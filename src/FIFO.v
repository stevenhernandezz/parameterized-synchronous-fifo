==> flow/design.v <==
`timescale 1 ns / 1ns
module FIFO(clk, wr_en, rd_en, rst_n, data_in, data_out, empty, almost_empty, full, almost_full, valid, overflow, underflow, count);
      parameter WIDTH = 8;
      parameter DEPTH = 32;
      parameter almost_flag = 2;
      input [WIDTH-1:0] data_in;
      input clk, wr_en, rd_en, rst_n;
      output reg [DEPTH-1:0] count;
      output reg [WIDTH-1:0] data_out;
      output reg empty, almost_empty, full, almost_full, valid, overflow, underflow;
      reg [DEPTH-1:0] wr_cnt;
      reg [DEPTH-1:0] rd_cnt;
      reg [WIDTH-1:0] mem [0:DEPTH-1];
      integer i;
    always @(posedge clk) begin
      if (!rst_n) begin
        wr_cnt <= 0;
        rd_cnt <= 0;
        count <= 0;
        overflow <= 0;
        underflow <= 0;
        valid <= 0;
    end else begin
        full <= (count == DEPTH);  
        empty <= (count == 0);  
        almost_empty <= (count <= almost_flag);  
        almost_full <= (count >= DEPTH - almost_flag);  
        if (wr_en) begin
            if (full) begin
                overflow <= 1;  
            end else begin
                mem[wr_cnt] <= data_in;  
                wr_cnt <= (wr_cnt == DEPTH-1) ? 0 : wr_cnt + 1;  
                overflow <= 0;  
                count <= count + 1;  
            end
        end
        if (rd_en) begin
            if (empty) begin
                underflow <= 1;  
                valid <= 0;  
            end else begin
                data_out <= mem[rd_cnt];  
                rd_cnt <= (rd_cnt == DEPTH-1) ? 0 : rd_cnt + 1;  
                underflow <= 0;  
                valid <= 1;  
                count <= count - 1;  
            end
        end
    end
end
          initial begin
            wr_cnt = 0;
            rd_cnt = 0;
end
endmodule
Tool chain data of FIFO
What the tools print for FIFO, step after step.
Lines are those of the file above, counted from 1.
Cell names lack the library's common part.
{"block": "setup", "design": "FIFO", "clock_port": "clk", "library": "sky130hd", "corner": "tt_025C_1v80"}

Word-level counts
Yosys after proc, flatten, opt, wreduce and memory -nomap, before mapping. Enables and synchronous resets that opt folds into registers are not counted as muxes. Memory bits, and registers merged into a memory's read port (data or address), are not among the register bits. Print and check cells are not counted. Equal cells are merged and count once.
Memory sizes are those after Yosys's memory passes, which may raise the word count (mostly to a power of two), join words into wider ones and drop unused or constant bits.
{"block": "word_totals", "ff_bits": 103, "ramBits": 256, "clocked_rd_ports_x_width": 8, "memories": 1, "inputBits": 12}
{"block": "memory_table", "memory": "mem", "words": 32, "width": 8, "rd": 1, "wr": 1, "line_no": 13, "rtl": "reg [WIDTH-1:0] mem [0:DEPTH-1];"}
{"block": "classes", "add_sub_neg": 4, "cmp": 2, "equal": 3, "n_mux": 18, "n_logic": 2, "n_reduce_logical": 4}
{"block": "op_table", "operator": "two-way mux 32 bit", "count": 6}
{"block": "op_table", "operator": "adder 32 x 1 -> 32 bit with constant B", "count": 3}
{"block": "op_table", "operator": "equality test 32 x 5 -> 1 bit with constant B", "count": 2}
{"block": "op_table", "operator": "subtractor 32 x 1 -> 32 bit with constant B", "count": 1}
{"block": "op_table", "operator": "less-or-equal comparator 32 x 2 -> 1 bit with constant B", "count": 1}
{"block": "op_table", "operator": "greater-or-equal comparator 32 x 5 -> 1 bit with constant B", "count": 1}
{"block": "op_table", "operator": "equality test 32 x 6 -> 1 bit with constant B", "count": 1}
{"block": "op_table", "operator": "logical NOT 32 bit", "count": 1}
{"block": "op_table", "operator": "two-way mux 8 bit", "count": 3}
{"block": "op_table", "operator": "two-way mux 5 bit", "count": 3}
{"block": "op_table", "operator": "two-way mux 1 bit", "count": 6}
{"block": "op_table", "operator": "AND reduction 2 bit", "count": 2}
{"block": "op_table", "operator": "AND reduction 3 bit", "count": 1}
{"block": "op_table", "operator": "NOT 1 bit", "count": 2}

Logic depth
Longest topological path by Yosys (ltp), each cell counted once; first at word level (registers and memories cut), then after technology mapping (sequential cells cut; the memories' decode and read muxes count).
{"block": "depth", "word_depth": 5, "ABC_AREA": 0, "ltp_mapped": 8, "depth_no_buf": 7}

Mapped cells and area
Source: synth_stat.txt of the flow (Yosys; design flattened, memories mapped). It holds for the ABC_AREA given above (unset counts as 0); a run with the other value may have another netlist.
{"block": "synth_totals", "cells": 1074, "mapped_area_um2": 15567.4, "flip_flops": 367}
{"block": "by_type", "cell_type": "edfxtp_1", "count": 268, "type_area_um2": 8.05E+03}
{"block": "by_type", "cell_type": "dfxtp_1", "count": 99, "type_area_um2": 1.98E+03}
{"block": "by_type", "cell_type": "mux4_2", "count": 80, "type_area_um2": 1.8E+03}
{"block": "by_type", "cell_type": "nor2_1", "count": 131, "type_area_um2": 491.722}
{"block": "by_type", "cell_type": "xnor2_1", "count": 49, "type_area_um2": 429.162}
{"block": "by_type", "cell_type": "nor4_1", "count": 36, "type_area_um2": 225.216}
{"block": "by_type", "cell_type": "nand3_1", "count": 40, "type_area_um2": 200.192}
{"block": "by_type", "cell_type": "xor2_1", "count": 22, "type_area_um2": 192.685}
{"block": "by_type", "cell_type": "nand4_1", "count": 27, "type_area_um2": 168.912}
{"block": "by_type", "cell_type": "nand2_1", "count": 43, "type_area_um2": 161.405}
{"block": "by_type", "cell_type": "nor3_1", "count": 29, "type_area_um2": 145.139}
{"block": "by_type", "cell_type": "clkbuf_1", "count": 32, "type_area_um2": 120.115}
{"block": "by_type", "cell_type": "mux2i_1", "count": 12, "type_area_um2": 120.115}
{"block": "by_type", "cell_type": "and3_1", "count": 19, "type_area_um2": 118.864}
{"block": "by_type", "cell_type": "ha_1", "count": 8, "type_area_um2": 100.096}
{"block": "by_type", "cell_type": "nand2b_1", "count": 15, "type_area_um2": 93.84}
{"block": "by_type", "cell_type": "mux2_2", "count": 8, "type_area_um2": 90.086}
{"block": "by_type", "cell_type": "and4_1", "count": 9, "type_area_um2": 78.826}
Not listed: further types 46, cells in them 147.

Path before layout
OpenSTA on the mapped netlist: ideal clock, no wires. The path of least setup slack (recovery checks aside). Input and output delay are each 20% of the period. Register names are those of the netlist, which keeps one name where synthesis merged equal registers.
{"block": "synth_path", "path_kind": "register to register", "start": "register rd_cnt[0]", "end": "register data_out[0]", "clock_period_ns": 2.98, "launch_ns": 0.000, "t_arrival_ns": 2.142, "path_slack_ns": 0.578, "path_delay_ns": 2.402, "driving_pins": 5, "period_less_setup_slack_ns": 2.402}
"path_delay_ns" is the arrival time less input delay plus setup time.
"driving_pins": output pins that drive a net of the path, with the launching flip-flop's if there is one; two outputs of one cell count as two.
"period_less_setup_slack_ns" = period - worst setup slack (recovery checks aside). The figure is calculated, with input and output delays left at 20% of the set period.
{"block": "synth_between", "path_cell_list": "dfxtp_1 > buf_1 > mux4_2 > mux4_2 > mux2_2"}
{"block": "synth_rtl", "item": "from (decl)", "line_no": 12, "rtl": "reg [DEPTH-1:0] rd_cnt;"}
{"block": "synth_rtl", "item": "from (assign)", "line_no": 18, "rtl": "rd_cnt <= 0;"}
{"block": "synth_rtl", "item": "from (assign)", "line_no": 44, "rtl": "rd_cnt <= (rd_cnt == DEPTH-1) ? 0 : rd_cnt + 1;"}
{"block": "synth_rtl", "item": "to (decl)", "line_no": 9, "rtl": "output reg [WIDTH-1:0] data_out;"}
Chain of elaborated cells between the ends: none given.

Worst path after layout
Path of least setup slack in the final report of run A (OpenROAD, finished layout, wires in). Where an end is a register, its clock arrival counts in the times.
{"block": "layout_path", "path_kind": "register to output", "start": "register count[8]", "end": "output port count[8]", "clock_period_ns": 3.72, "output_delay_ns": 0.74, "launch_ns": 0.63, "t_arrival_ns": 1.86, "path_slack_ns": 1.12, "driving_pins": 2}
At most two assigning lines are given for a register; there are more.
{"block": "layout_between", "path_cell_list": "dfxtp_1 > clkdlybuf4s50_1", "elab_chain_len": 0, "cone_cells": 0, "lines_between": 0}
{"block": "layout_rtl", "item": "from (decl)", "line_no": 8, "rtl": "output reg [DEPTH-1:0] count;"}
{"block": "layout_rtl", "item": "from (assign)", "line_no": 35, "rtl": "count <= count + 1;"}
{"block": "layout_rtl", "item": "from (assign)", "line_no": 47, "rtl": "count <= count - 1;"}
{"block": "layout_rtl", "item": "to (decl)", "line_no": 8}

Subject: FIFO on sky130hd, stored results

Hello all,

Below are 2 stored runs of the flow (Yosys, OpenROAD; platform sky130hd) on FIFO, each with its settings and what was measured, unordered. Constraints: input delay and output delay 20% of the set period each, output load 0.01 pF.
"period_reached_ns": clock period set for the run, less the worst setup slack. It is reckoned from that one timing run; input and output delays stay at 20% of the period that was set.
"worst_path_time_ns" means the part of the period allowed to the worst setup path (the constraints hold back 20% at inputs and 20% at outputs) less its slack; where the path has registers, the arrival times of their clocks count too.
"power_total_uw" is the tool's figure for a default switching activity; nothing was simulated.

{"run": "run A", "settings": { "period_ns": 3.72, "CORE_UTILIZATION": 25, "SETUP_SLACK_MARGIN": 0.64, "PLACE_DENSITY_LB_ADDON": 0.27, "CORE_ASPECT_RATIO": 0.8, "CORE_MARGIN": 5, "CELL_PAD_IN_SITES_GLOBAL_PLACEMENT": 2, "TNS_END_PERCENT": 15, "GPL_ROUTABILITY_DRIVEN": 1, "CTS_CLUSTER_SIZE": 19, "CTS_CLUSTER_DIAMETER": 25, "CAP_MARGIN": 25, "SLEW_MARGIN": 35 }, "results": { "post_synth_area_um2": 15567.4, "setup_ws_ns": 1.119, "worst_path_time_ns": 1.86, "worst_path_kind": "register to output", "final_stdcell_area_um2": 21224.1, "period_reached_ns": 2.601, "power_total_uw": 16401, "tns_ns": 0.000, "die_area_um2": 67392.2, "final_hold_ws_ns": 0.478, "util_pct": 34.6 }}
{"run": "run B", "settings": { "period_ns": 2.51, "CORE_UTILIZATION": 67, "PLACE_DENSITY_LB_ADDON": 0.11, "CELL_PAD_IN_SITES_GLOBAL_PLACEMENT": 2, "GPL_TIMING_DRIVEN": 0, "GPL_ROUTABILITY_DRIVEN": 0, "CTS_CLUSTER_SIZE": 58, "CAP_MARGIN": 20, "CORE_MARGIN": 2, "SLEW_MARGIN": 20 }, "outcome": "no results, placement failed with FLW-0024"}

Thanks
